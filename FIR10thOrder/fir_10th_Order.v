==> flow/design.v <==
`timescale 1ns / 1ps
module fir_10th_Order(
  input wire clk,
  input wire reset,
  input wire [15:0] x,
  output reg [15:0] y
);
reg [15:0] c0, c1, c2, c3, c4, c5, c6, c7, c8, c9, c10;
reg [15:0] d0, d1, d2, d3, d4, d5, d6, d7, d8, d9;
always @(*)
begin
c0 = 1;
c1 = 1;
c2 = 1;
c3 = 1;
c4 = 1;
c5 = 1;
c6 = 1;
c7 = 1;
c8 = 1;
c9 = 1;
end
always @(posedge clk) 
begin
  if (reset) 
  begin
    d0 <= 0;
    d1 <= 0;
    d2 <= 0;
    d3 <= 0;
    d4 <= 0;
    d5 <= 0;
    d6 <= 0;
    d7 <= 0;
    d8 <= 0;
    d9 <= 0;
  end 
  else 
  begin
    d0 <= x;
    d1 <= d0;
    d2 <= d1;
    d3 <= d2;
    d4 <= d3;
    d5 <= d4;
    d6 <= d5;
    d7 <= d6;
    d8 <= d7;
    d9 <= d8;
  end
end
always @(*) 
begin
  y = c0*d0 + c1*d1 + c2*d2 + c3*d3 + c4*d4 + c5*d5 + c6*d6 + c7*d7 + c8*d8 + c9*d9;
end
endmodule
======== From RTL to reports: fir_10th_Order ========
Tool output for the design above, in the order of the flow.
Line numbers count from 1 in the design file above.
Cell names lack the library's common part.
A cell with - has no value.
set-up
  top module .............................. fir_10th_Order
  clock port .............................. clk
  standard-cell library ................... sky130hd
  corner .................................. tt_025C_1v80

======== Word-level counts ========
Yosys after proc, flatten, opt, wreduce and memory -nomap, before mapping. Enables and synchronous resets that opt folds into registers are not counted as muxes. Memory bits, and registers merged into a memory's read port (data or address), are not among the register bits. Print and check cells are not counted. Equal cells are merged and count once.
bit counts
  latch bits .............................. 0
  memories ................................ 0
  memory bits (read-only) ................. 0
  clocked read ports x word width ......... 0
  output and inout bits ................... 16
  bits in writable memories ............... 0
  input port bits ......................... 18
  register bits ........................... 160
cells by class
  reduce/logical cells .................... 0
  shifts and indexed selects .............. 0
  bitwise logic cells ..................... 0
  multipliers ............................. 0
  equality and inequality tests ........... 0
  add/subtract/negate cells ............... 9
  multiplexer cells ....................... 0
  $lt $le $gt $ge ......................... 0
  divide/modulo/power cells ............... 0
operators with widths
  cell          number
  adder 16 bit  9

======== Logic depth ========
Longest topological path by Yosys (ltp), each cell counted once; first at word level (registers and memories cut), then after technology mapping (sequential cells cut; the memories' decode and read muxes count).
depth
  depth after elaboration ................. 9
  ABC_AREA ................................ 0
  mapped depth ............................ 17
  gate-level depth less buffers ........... 17

======== Synthesis result ========
Source: synth_stat.txt of the flow (Yosys; design flattened, memories mapped). It holds for the ABC_AREA given above (unset counts as 0); a run with the other value may have another netlist.
The area totals of this step are shown rounded.
mapped netlist
  flip-flop cells ......................... 160
  cells in the netlist .................... 687
  sequential area ......................... 0.0032 sq mm
  mapped area ............................. 0.00778 sq mm
cell types
  type      number
  dfxtp_1   160
  fa_1      114
  nor2b_1   125
  inv_1     145
  ha_1      19
  xnor2_1   25
  nor2_1    40
  clkbuf_1  14
  a21oi_1   9
  xor2_1    4
  o21a_1    4
  a21o_1    3
  o31ai_4   1
  o21ai_0   4
  o21ai_4   1
  buf_1     3
  or4_4     1
  nand3_1   2
Not listed: further types 12, cells in them 13.

======== Timing after synthesis ========
Source: OpenSTA report_checks on the synthesized netlist (no wires, ideal clock, input and output delay 20% of the period each), path of least setup slack; recovery checks are left aside. Register names are those of the netlist, which keeps one name where synthesis merged equal registers.
timing after synthesis
  path kind ............................... register to output
  from .................................... register d6[2]
  to ...................................... output port y[14]
  stages .................................. 15
  setup slack ............................. 1.969 ns
  data arrival time ....................... 4.263 ns
  path buffers ............................ 0
  period .................................. 7.79 ns
  data required time ...................... 6.232 ns
  delay of the path ....................... 4.263 ns
  output delay ............................ 1.558 ns
  synthesis period reached ................ 5.821 ns
"delay of the path" is the arrival time less input delay plus setup time.
A path that ends at an output port has no setup time.
"stages": output pins that drive a net of the path, with the launching flip-flop's if there is one; two outputs of one cell count as two.
"synthesis period reached" = period - worst setup slack (recovery checks aside). The figure is calculated, with input and output delays left at 20% of the set period.
The rows between start and end are the longest chain of elaborated cells between them; the timing report does not say that the signal goes this way. Where chains are equally long, one stands for them.
Each line given opens the expression or statement behind the cell; cells for indexed reads and writes are added by Yosys, which also makes memories of some case tables.
on the way, after synthesis
  path through ............................ dfxtp_1 fa_1 fa_1 fa_1 inv_1 fa_1 inv_1 fa_1 ha_1 a21o_1 a21oi_1 o21a_1 or3_1 a21oi_1 xor2_1
  cells in the longest elaborated chain ... 4
  elaborated cells between the ends (all ways) .. 4
  RTL lines with such cells ............... 1
  those cells by class .................... add/sub: 4
ends and longest elaborated chain, after synthesis
  element                    line  source
  from (decl)                9     reg [15:0] d0, d1, d2, d3, d4, d5, d6, d7, d8, d9;
  from (assign)              33    d6 <= 0;
  from (assign)              46    d6 <= d5;
  adder 16 bit (4 in a row)  54    y = c0*d0 + c1*d1 + c2*d2 + c3*d3 + c4*d4 + c5*d5 + c6*d6 + c7*d7 + c8*d8 + c9*d9;
  to (decl)                  6     output reg [15:0] y

======== Timing after layout ========
From the final timing report of entry A: the path of least setup slack in the routed layout; clock arrival at registers is part of the times.
timing post-layout
  path kind ............................... register to output
  from .................................... register d0[4]
  to ...................................... output port y[14]
  period .................................. 10.0 ns
  output delay ............................ 2.00 ns
  data arrival time ....................... 5.66 ns
  path buffers ............................ 1
  setup slack ............................. 2.34 ns
  stages .................................. 17
  data required time ...................... 8.00 ns
The rows between start and end are the longest chain of elaborated cells between them; the timing report does not say that the signal goes this way. Where chains are equally long, one stands for them.
on the way, post-layout
  path through ............................ dfxtp_1 inv_1 fa_1 inv_1 fa_1 fa_1 fa_1 inv_1 fa_1 inv_1 ha_1 nand2_1 o21a_1 or3_1 a21oi_1 xor2_2 clkdlybuf4s50_1
  cells in the longest elaborated chain ... 9
  elaborated cells between the ends (all ways) .. 9
  RTL lines with such cells ............... 1
  those cells by class .................... add/sub: 9
ends and longest elaborated chain, post-layout
  element                    line  source
  from (decl)                9     reg [15:0] d0, d1, d2, d3, d4, d5, d6, d7, d8, d9;
  from (assign)              27    d0 <= 0;
  from (assign)              40    d0 <= x;
  adder 16 bit (9 in a row)  54    y = c0*d0 + c1*d1 + c2*d2 + c3*d3 + c4*d4 + c5*d5 + c6*d6 + c7*d7 + c8*d8 + c9*d9;
  to (decl)                  6     output reg [15:0] y

==> runs of fir_10th_Order <==
Below are 2 stored runs of the flow (Yosys, OpenROAD; platform sky130hd) on fir_10th_Order, each with its settings and what was measured, unordered. Constraints: input delay and output delay 20% of the set period each, output load 0.01 pF.
By "period achieved" is meant the clock period of the run minus its worst setup slack. This is arithmetic on one report: input and output delays are still those of the set period (20% each).
"time on the worst setup path" means the part of the period allowed to the worst setup path (the constraints hold back 20% at inputs and 20% at outputs) less its slack; where the path has registers, the arrival times of their clocks count too.
"total design power" is the tool's figure for a default switching activity; nothing was simulated.
Measured values are rounded.

======== entry A ========
==> flow/run.sh <==
#!/bin/bash
# the make line also repeats the synthesis and layout settings of config.mk as NAME=value (left out here)
make -C /OpenROAD-flow-scripts/flow DESIGN_CONFIG=/design/flow/config.mk WORK_HOME=/design/flow/orfs CLKGATE_MAP_FILE= finish
==> flow/config.mk <==
export PLATFORM = sky130hd
export DESIGN_NAME = fir_10th_Order
export DESIGN_NICKNAME = fir_10th_Order
export VERILOG_FILES = /design/flow/design.v
export SDC_FILE = /design/flow/constraint.sdc
export NUM_CORES = 4
export LEC_CHECK = 0
export CAP_MARGIN = 20
export CELL_PAD_IN_SITES_DETAIL_PLACEMENT = 1
export CORE_MARGIN = 2
export CORE_UTILIZATION = 51
export MAX_ROUTING_LAYER = met4
export MIN_ROUTING_LAYER = met2
export PLACE_DENSITY_LB_ADDON = 0.2
export SETUP_SLACK_MARGIN = 2.18
export SLEW_MARGIN = 15
==> flow/constraint.sdc <==
create_clock -name core_clock -period 10.0 [get_ports {clk}]
set_input_delay 2.0000 -clock core_clock [delete_from_list [all_inputs] [get_ports {clk}]]
set_output_delay 2.0000 -clock core_clock [all_outputs]
set_load 0.01 [all_outputs]

-------- measured, entry A --------
  area inside the die boundary ............ 0.0163 sq mm
  worst slack on setup checks ............. 2.34 ns
  utilization in the final report ......... 59.0%
  total design power ...................... 1.47 mW
  period achieved ......................... 7.659 ns
  standard-cell area after routing ........ 0.00888 sq mm
  time on the worst setup path ............ 5.66 ns
  worst setup path kind ................... register to output
  setup TNS ............................... 0.000 ns
  worst-case hold slack ................... 0.458 ns
  cell area after synthesis ............... 0.00778 sq mm

======== entry B ========
==> flow/run.sh <==
#!/bin/bash
# the make line also repeats the synthesis and layout settings of config.mk as NAME=value (left out here)
make -C /OpenROAD-flow-scripts/flow DESIGN_CONFIG=/design/flow/config.mk WORK_HOME=/design/flow/orfs CLKGATE_MAP_FILE= finish
==> flow/config.mk <==
export PLATFORM = sky130hd
export DESIGN_NAME = fir_10th_Order
export DESIGN_NICKNAME = fir_10th_Order
export VERILOG_FILES = /design/flow/design.v
export SDC_FILE = /design/flow/constraint.sdc
export NUM_CORES = 4
export LEC_CHECK = 0
export CAP_MARGIN = 40
export CELL_PAD_IN_SITES_GLOBAL_PLACEMENT = 3
export CORE_MARGIN = 7
export CORE_UTILIZATION = 23
export CTS_CLUSTER_SIZE = 36
export GPL_ROUTABILITY_DRIVEN = 1
export GPL_TIMING_DRIVEN = 1
export MIN_ROUTING_LAYER = met1
export PLACE_DENSITY = 0.86
export SLEW_MARGIN = 30
==> flow/constraint.sdc <==
create_clock -name core_clock -period 5.59 [get_ports {clk}]
set_input_delay 1.1180 -clock core_clock [delete_from_list [all_inputs] [get_ports {clk}]]
set_output_delay 1.1180 -clock core_clock [all_outputs]
set_load 0.01 [all_outputs]

-------- measured, entry B --------
  area inside the die boundary ............ 0.0392 sq mm
  worst slack on setup checks ............. -0.412 ns
  utilization in the final report ......... 29.1%
  total design power ...................... 2.70 mW
  period achieved ......................... 6.002 ns
  standard-cell area after routing ........ 0.00973 sq mm
  time on the worst setup path ............ 4.88 ns
  worst setup path kind ................... register to output
  setup TNS ............................... -3.06 ns
  worst-case hold slack ................... 0.448 ns
  cell area after synthesis ............... 0.00778 sq mm
